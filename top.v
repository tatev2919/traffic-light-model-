==> flow/design.v <==
module seg_display(
  input [7:0] dec_num,
  input en,
  output reg [6:0] out_num
);
  always @(*)
    begin
      if(!en) begin 
          case (dec_num)
            8'b00000000:out_num = 7'b1111011;
            8'b00000001:out_num = 7'b0110000;
            8'b00000010:out_num = 7'b1101101;
            8'b00000011:out_num = 7'b1111001;
            8'b00000100:out_num = 7'b0110011;
            8'b00000101:out_num = 7'b1011011;
            8'b00000110:out_num = 7'b1011111;
            8'b00000111:out_num = 7'b1110000;
            8'b00001000:out_num = 7'b1111111;
            8'b00001001:out_num = 7'b1111011;
 	    default: out_num = 7'b0;
          endcase
      end
      else
        out_num = 7'b0;
    end
endmodule 
module shift (
       output [7:0] out,
       input clk,
       input rst,
       input we,
       input in);
reg [7:0] g, out_r;
assign out = out_r; 
always@(posedge clk or posedge rst) begin
	if(rst)
	begin
		g <= 8'd0;
		out_r <= 8'd0;
	end
	else begin
	  if(we) begin
          	g <= (g >> 1);
          	g[7] <= in; 
	  end
	  else begin
	 	out_r <= g;
	  end
	end
end
endmodule
module timer(input clk,
             input rst,
             output reg out,
             output reg we,
             output reg rst_out);
reg [26:0] slow_clk;
reg [4:0] countsec;
reg [7:0] out_r;
wire en;
reg [3:0] cnt;  
assign en = (slow_clk == 27'd60);
always @ (posedge clk or posedge rst) begin 
      if (rst) begin 
          slow_clk <= 27'd60;
          rst_out <= 1'b1;
      end
      else begin 
        rst_out <= 1'b0;
        if (en) slow_clk <= 27'b0;
        else  slow_clk <= slow_clk + 27'b1;
      end
end
always @ (posedge clk or posedge rst) begin
    if(rst) begin 
      countsec <= 4'b0;
      out <= 1'b0;
      out_r <= 8'd9;
      we <= 1'b0;
      cnt <= 4'b0;
    end
    else begin 
        if (en) begin   
             countsec <= countsec + 4'b1;
          if (countsec == 4'd9) 
               countsec <= 4'b0;
          out_r <= (8'd9-countsec);
          we <= 1'b1;
          cnt <= 4'b0;
        end
        else begin 
            cnt <= cnt + 4'b1;
            out <= out_r[0];
            out_r <= (out_r >> 8'b1);
            if (cnt == 4'b1000) begin
                  we <= 1'b0;
                  cnt <= 4'b1000;
            end
       end
    end  
end
endmodule
module top(output [6:0] out,
           input clk,
           input rst,
           output reg red,yellow,green);
wire rst_out,we,out1;
reg rst_timer;
wire en;
wire [7:0] out_num;
reg [7:0] out_num_r; 
  timer u1(
    .clk(clk),
    .rst(rst_timer),
    .out(out1),
    .we(we),
    .rst_out(rst_out));
  shift s1(
    .clk(clk),
    .rst(rst_out),
    .we(we),
    .in(out1),
    .out(out_num)
  );
  seg_display d1(
    .dec_num(out_num),
    .en(rst_timer),
    .out_num(out)
  );
  parameter RED = 2'd0, 
    YELLOW1 = 2'd1,
    YELLOW2 = 2'd2,
    GREEN = 2'd3;
    reg [6:0] cnt; 
    reg [1:0] state;
    reg [1:0] next_state;
    reg counter; 
    assign en = (cnt == 7'd98);
  always @(posedge clk or posedge rst)
    begin
      if (rst) begin
    	  state <= RED;
      end
      else
          state <= next_state;
  end
  always @(posedge clk) begin 
    if(rst) begin 
    	out_num_r <= 8'b0;
    end
    else begin 
    	out_num_r <= out_num;
    end
  end
  always @(posedge clk ) begin 
    if( (state == YELLOW1) || (state == YELLOW2)) begin
		if(!en) begin 
              cnt <= cnt + 7'b1;
          end
          else 
              cnt <= 7'b0; 
      end
   end 
  always @(*)
    begin
      if(rst) begin
          rst_timer = 1'b1;
          next_state = RED;
      end
      else
        begin
            case(state)
              RED: begin
                rst_timer = 1'b0;
                if(out_num == 8'b0 && out_num != out_num_r) begin
                      next_state = YELLOW1; 	  
                end
	      else next_state = RED;
              end
              YELLOW1: begin
                rst_timer = 1'b1;
                if(en) begin 
                    next_state = GREEN;
                end
	      else next_state = YELLOW1;
              end
              YELLOW2: begin 
                rst_timer = 1'b1;
                if(en) begin 
                      next_state = RED; 
                end
		else next_state = YELLOW2;
              end 
              GREEN: begin
                rst_timer = 1'b0;
                if(out_num == 8'b0 &&  out_num != out_num_r) begin 
                    next_state = YELLOW2;
                end
		else next_state = GREEN;
	      end
              default:begin
                  rst_timer = 1'b0;
                  next_state = RED; 
              end	
            endcase
          end 
    end	
  always @(state) begin
    case(state)
      RED:    begin red=1; yellow=0; green=0; end
      YELLOW1:begin red=0; yellow=1; green=0; end
      YELLOW2:begin red=0; yellow=1; green=0; end
      GREEN:  begin red=0; yellow=0; green=1; end
      default:begin red=1; yellow=0; green=0; end
    endcase
  end
endmodule
* From RTL to reports: top
What the tools print for top, step after step.
Lines are those of the file above, counted from 1.
Operators: Yosys type, input widths -> output width; for muxes data width and select width s.
Library cell names are shortened.
Not given: -
- Design top :: top
- Clock input :: clk
- Library :: sky130hd
- Library corner :: tt_025C_1v80

* Word level
Source: Yosys, flattened and elaborated, memories not mapped. Widths are those after wreduce. Registers that Yosys merges into a memory's read port (data or address) are not register bits. Print and check cells do not count. Equal cells are merged and count once.
Yosys's memory passes give these memory sizes; they may raise the number of words (mostly to a power of two), join words into wider ones and drop unused or constant bits.
- Register bits after elaboration :: 80
- ROM bits :: 112
- Memories :: 1
- Bits of input ports :: 2
- Output and inout port bits :: 10
- Elaborated cells :: 56
** Memory list
- (no name shown) :: words 16, bits a word 7, read ports 1, wr ports 0, RTL line 9 : case (dec_num)
- Add/subtract/negate cells :: 5
- Eq/ne operators :: 8
- Muxes and demuxes :: 19
- Reduce/logical cells :: 10
** Operators by type and width (number)
- $add 27x1->27 const B :: 1
- $eq 27x6->1 const B :: 1
- $mux 27 :: 1
- $mux 7 :: 2
- $ne 8x8->1 :: 1
- $logic_not 8->1 :: 1
- $pmux 2 s4 :: 1
- $mux 8 :: 1
- $mux 4 :: 2
- $add 7x1->7 const B :: 1
- $eq 7x7->1 const B :: 1
- $reduce_or 3->1 :: 2
- $sub 4x5->6 const A :: 1
- $pmux 1 s2 :: 3
- $mux 2 :: 3
- $add 5x1->5 const B :: 1
- $eq 5x4->1 const B :: 1
- $mux 5 :: 1
- $mux 1 :: 5
- $eq 2x2->1 const B :: 2
- $reduce_or 2->1 :: 2
- $add 4x1->4 const B :: 1
- $eq 4x4->1 const B :: 1
- $logic_not 4->1 :: 1
- $eq 2x1->1 const B :: 1
- $logic_not 2->1 :: 1
- $reduce_bool 2->1 :: 1
- $logic_and 1x1->1 :: 1
- $logic_or 1x1->1 :: 1

* Longest topological paths
Longest topological path by Yosys (ltp), each cell counted once; first at word level (registers and memories cut), then after technology mapping (sequential cells cut; the memories' decode and read muxes count).
- Depth in word-level cells :: 5
- ABC_AREA :: 1
- Mapped depth :: 10
- Mapped depth without buffers :: 10

* Netlist
Yosys stat after the flow's synthesis: flattened, memories mapped to cells. It holds for the ABC_AREA given above (unset counts as 0); a run with the other value may have another netlist.
Totals and module areas in this step are rounded.
** Cells by type
- dfrtp_1 :: number 59, total area 1.48E+03 um^2
- nand2_1 :: number 146, total area 548.026 um^2
- inv_1 :: number 78, total area 292.781 um^2
- nor2_1 :: number 74, total area 277.766 um^2
- dfstp_2 :: number 8, total area 210.202 um^2
- edfxtp_1 :: number 7, total area 210.202 um^2
- xor2_1 :: number 21, total area 183.926 um^2
- ha_1 :: number 14, total area 175.168 um^2
- dfxtp_1 :: number 8, total area 160.154 um^2
- nand3_1 :: number 21, total area 105.101 um^2
- nand4_1 :: number 13, total area 81.328 um^2
- nor2_2 :: number 12, total area 75.072 um^2
- o21ai_0 :: number 15, total area 75.072 um^2
- nor3_1 :: number 14, total area 70.067 um^2
- o21ai_2 :: number 7, total area 61.309 um^2
- xnor2_1 :: number 6, total area 52.55 um^2
- nand2_2 :: number 4, total area 25.024 um^2
- buf_6 :: number 2, total area 22.522 um^2
Other cell types: 14; their cells: 20.
- Standard cells after synthesis :: 529
- Chip area (Yosys) :: 4260 um^2
- Sequential part of the area :: 2060 um^2
- Mapped flip-flops :: 82
- Buffer cells :: 7

* Timing after synthesis
Source: OpenSTA report_checks on the synthesized netlist (no wires, ideal clock, input and output delay 20% of the period each), path of least setup slack; recovery checks are left aside. Register names are those of the netlist, which keeps one name where synthesis merged equal registers.
- Path kind :: input -> output
- Start :: input port rst
- End :: output port out[4]
- Period :: 9.11 ns
- Input delay :: 1.822 ns
- External output delay :: 1.822 ns
- Time at the first pin :: 1.822 ns
- Arrival :: 4.665 ns
- Required time :: 7.288 ns
- Slack :: 2.623 ns
- Delay of the path :: 2.843 ns
- Stages :: 5
- Path buffers :: 0
- Period reached after synthesis :: 6.487 ns
"delay of the path" = arrival - input delay + setup time.
A path that ends at an output port has no setup time.
"stages": output pins that drive a net of the path, with the launching flip-flop's if there is one; two outputs of one cell count as two.
"period reached after synthesis" is the clock period less the worst setup slack; recovery checks do not enter. This is arithmetic on one report: input and output delays are still those of the set period (20% each).
Between the ends stands the longest chain of elaborated cells between them, by number of cells; it is not shown to be the way that was timed. Of several equally long chains one is given.
Each line given opens the expression or statement behind the cell; cells for indexed reads and writes are added by Yosys, which also makes memories of some case tables.
- Path through :: nor2_1 inv_1 nor2_1 nand2_1 a31oi_1
- Cells in the longest elaborated chain :: 2
- Elaborated cells on any way between the ends :: 2
- Source lines of those cells :: 2
- Those cells by class :: 2 x mux
** RTL lines, path after synthesis
- start, declared :: RTL line 105 : input rst,
- $mux 1 :: RTL line 166 : if(rst) begin
- $mux 7 :: RTL line 8 : if(!en) begin
- end, declared :: RTL line 103 : module top(output [6:0] out,

* Path in the finished layout
Path of least setup slack in the final report of job 1 (OpenROAD, finished layout, wires in). Where an end is a register, its clock arrival counts in the times.
- Path kind :: input -> output
- Start :: input port rst
- End :: output port out[4]
- Period :: 7.52 ns
- Input delay :: 1.50 ns
- External output delay :: 1.50 ns
- Time at the first pin :: 1.50 ns
- Arrival :: 3.93 ns
- Required time :: 6.02 ns
- Slack :: 2.09 ns
- Stages :: 8
- Path buffers :: 3
Between the ends stands the longest chain of elaborated cells between them, by number of cells; it is not shown to be the way that was timed. Of several equally long chains one is given.
- Path through :: clkdlybuf4s50_1 nor2_4 buf_4 inv_1 nor2_1 nand2_1 a31oi_1 clkdlybuf4s50_1
- Cells in the longest elaborated chain :: 2
- Elaborated cells on any way between the ends :: 2
- Source lines of those cells :: 2
- Those cells by class :: 2 x mux
** RTL lines, path post-layout
- start, declared :: RTL line 105 : input rst,
- $mux 1 :: RTL line 166 : if(rst) begin
- $mux 7 :: RTL line 8 : if(!en) begin
- end, declared :: RTL line 103 : module top(output [6:0] out,

Subject: top on sky130hd, stored results

Hello all,

Stored flow runs of top (2 of them; Yosys, OpenROAD, sky130hd). They differ in their settings and are not a sequence. Constraints: input delay and output delay 20% of the set period each, output load 0.01 pF.
"achieved period" = clock period - worst setup slack. The figure is calculated, with input and output delays left at 20% of the set period.
"time used up by the worst setup path": the worst setup path's part of the clock period (all of it between registers, 20% less for each end at a port) less its slack. A launch clock that arrives late makes it longer, a capture clock that arrives late makes it shorter.
"overall power" rests on the timing tool's default activity at the inputs, not on a simulated workload.
Measured values are rounded.

* Job 1
** Files
==> flow/run.sh <==
#!/bin/bash
# the make line also repeats the synthesis and layout settings of config.mk as NAME=value (left out here)
make -C /OpenROAD-flow-scripts/flow DESIGN_CONFIG=/design/flow/config.mk WORK_HOME=/design/flow/orfs CLKGATE_MAP_FILE= finish
==> flow/config.mk <==
export PLATFORM = sky130hd
export DESIGN_NAME = top
export DESIGN_NICKNAME = top
export VERILOG_FILES = /design/flow/design.v
export SDC_FILE = /design/flow/constraint.sdc
export NUM_CORES = 4
export LEC_CHECK = 0
export ABC_AREA = 1
export CAP_MARGIN = 10
export CORE_MARGIN = 5
export CORE_UTILIZATION = 18
export SLEW_MARGIN = 20
==> flow/constraint.sdc <==
create_clock -name core_clock -period 7.52 [get_ports {clk}]
set_input_delay 1.5040 -clock core_clock [delete_from_list [all_inputs] [get_ports {clk}]]
set_output_delay 1.5040 -clock core_clock [all_outputs]
set_load 0.01 [all_outputs]
** Results
- Netlist area reported by Yosys :: 4260 um^2
- Die size :: 26900 um^2
- Standard-cell area after routing :: 5010 um^2
- Utilization of the finished layout :: 0.214
- Worst setup slack after layout :: 2.09 ns
- Setup total negative slack :: 0.000 ns
- Overall power :: 877 µW
- Achieved period :: 5.430 ns
- Time used up by the worst setup path :: 2.42 ns
- Kind of the worst setup path :: input -> output

* Job 2
** Files
==> flow/run.sh <==
#!/bin/bash
# the make line also repeats the synthesis and layout settings of config.mk as NAME=value (left out here)
make -C /OpenROAD-flow-scripts/flow DESIGN_CONFIG=/design/flow/config.mk WORK_HOME=/design/flow/orfs CLKGATE_MAP_FILE= finish
==> flow/config.mk <==
export PLATFORM = sky130hd
export DESIGN_NAME = top
export DESIGN_NICKNAME = top
export VERILOG_FILES = /design/flow/design.v
export SDC_FILE = /design/flow/constraint.sdc
export NUM_CORES = 4
export LEC_CHECK = 0
export ABC_AREA = 0
export CAP_MARGIN = 20
export CELL_PAD_IN_SITES_DETAIL_PLACEMENT = 1
export CELL_PAD_IN_SITES_GLOBAL_PLACEMENT = 0
export CORE_ASPECT_RATIO = 1.37
export CORE_MARGIN = 2
export CORE_UTILIZATION = 38
export CTS_CLUSTER_SIZE = 22
export MAX_ROUTING_LAYER = met4
export PLACE_DENSITY = 0.62
export SETUP_SLACK_MARGIN = -0.07
export SLEW_MARGIN = 20
export TNS_END_PERCENT = 30
==> flow/constraint.sdc <==
create_clock -name core_clock -period 4.55 [get_ports {clk}]
set_input_delay 0.9100 -clock core_clock [delete_from_list [all_inputs] [get_ports {clk}]]
set_output_delay 0.9100 -clock core_clock [all_outputs]
set_load 0.01 [all_outputs]
** Results
- Netlist area reported by Yosys :: 3860 um^2
- Die size :: 11000 um^2
- Standard-cell area after routing :: 4390 um^2
- Utilization of the finished layout :: 0.439
- Worst setup slack after layout :: 0.770 ns
- Setup total negative slack :: 0.000 ns
- Overall power :: 1440 µW
- Achieved period :: 3.780 ns
- Time used up by the worst setup path :: 1.96 ns
- Kind of the worst setup path :: input -> output

Thanks
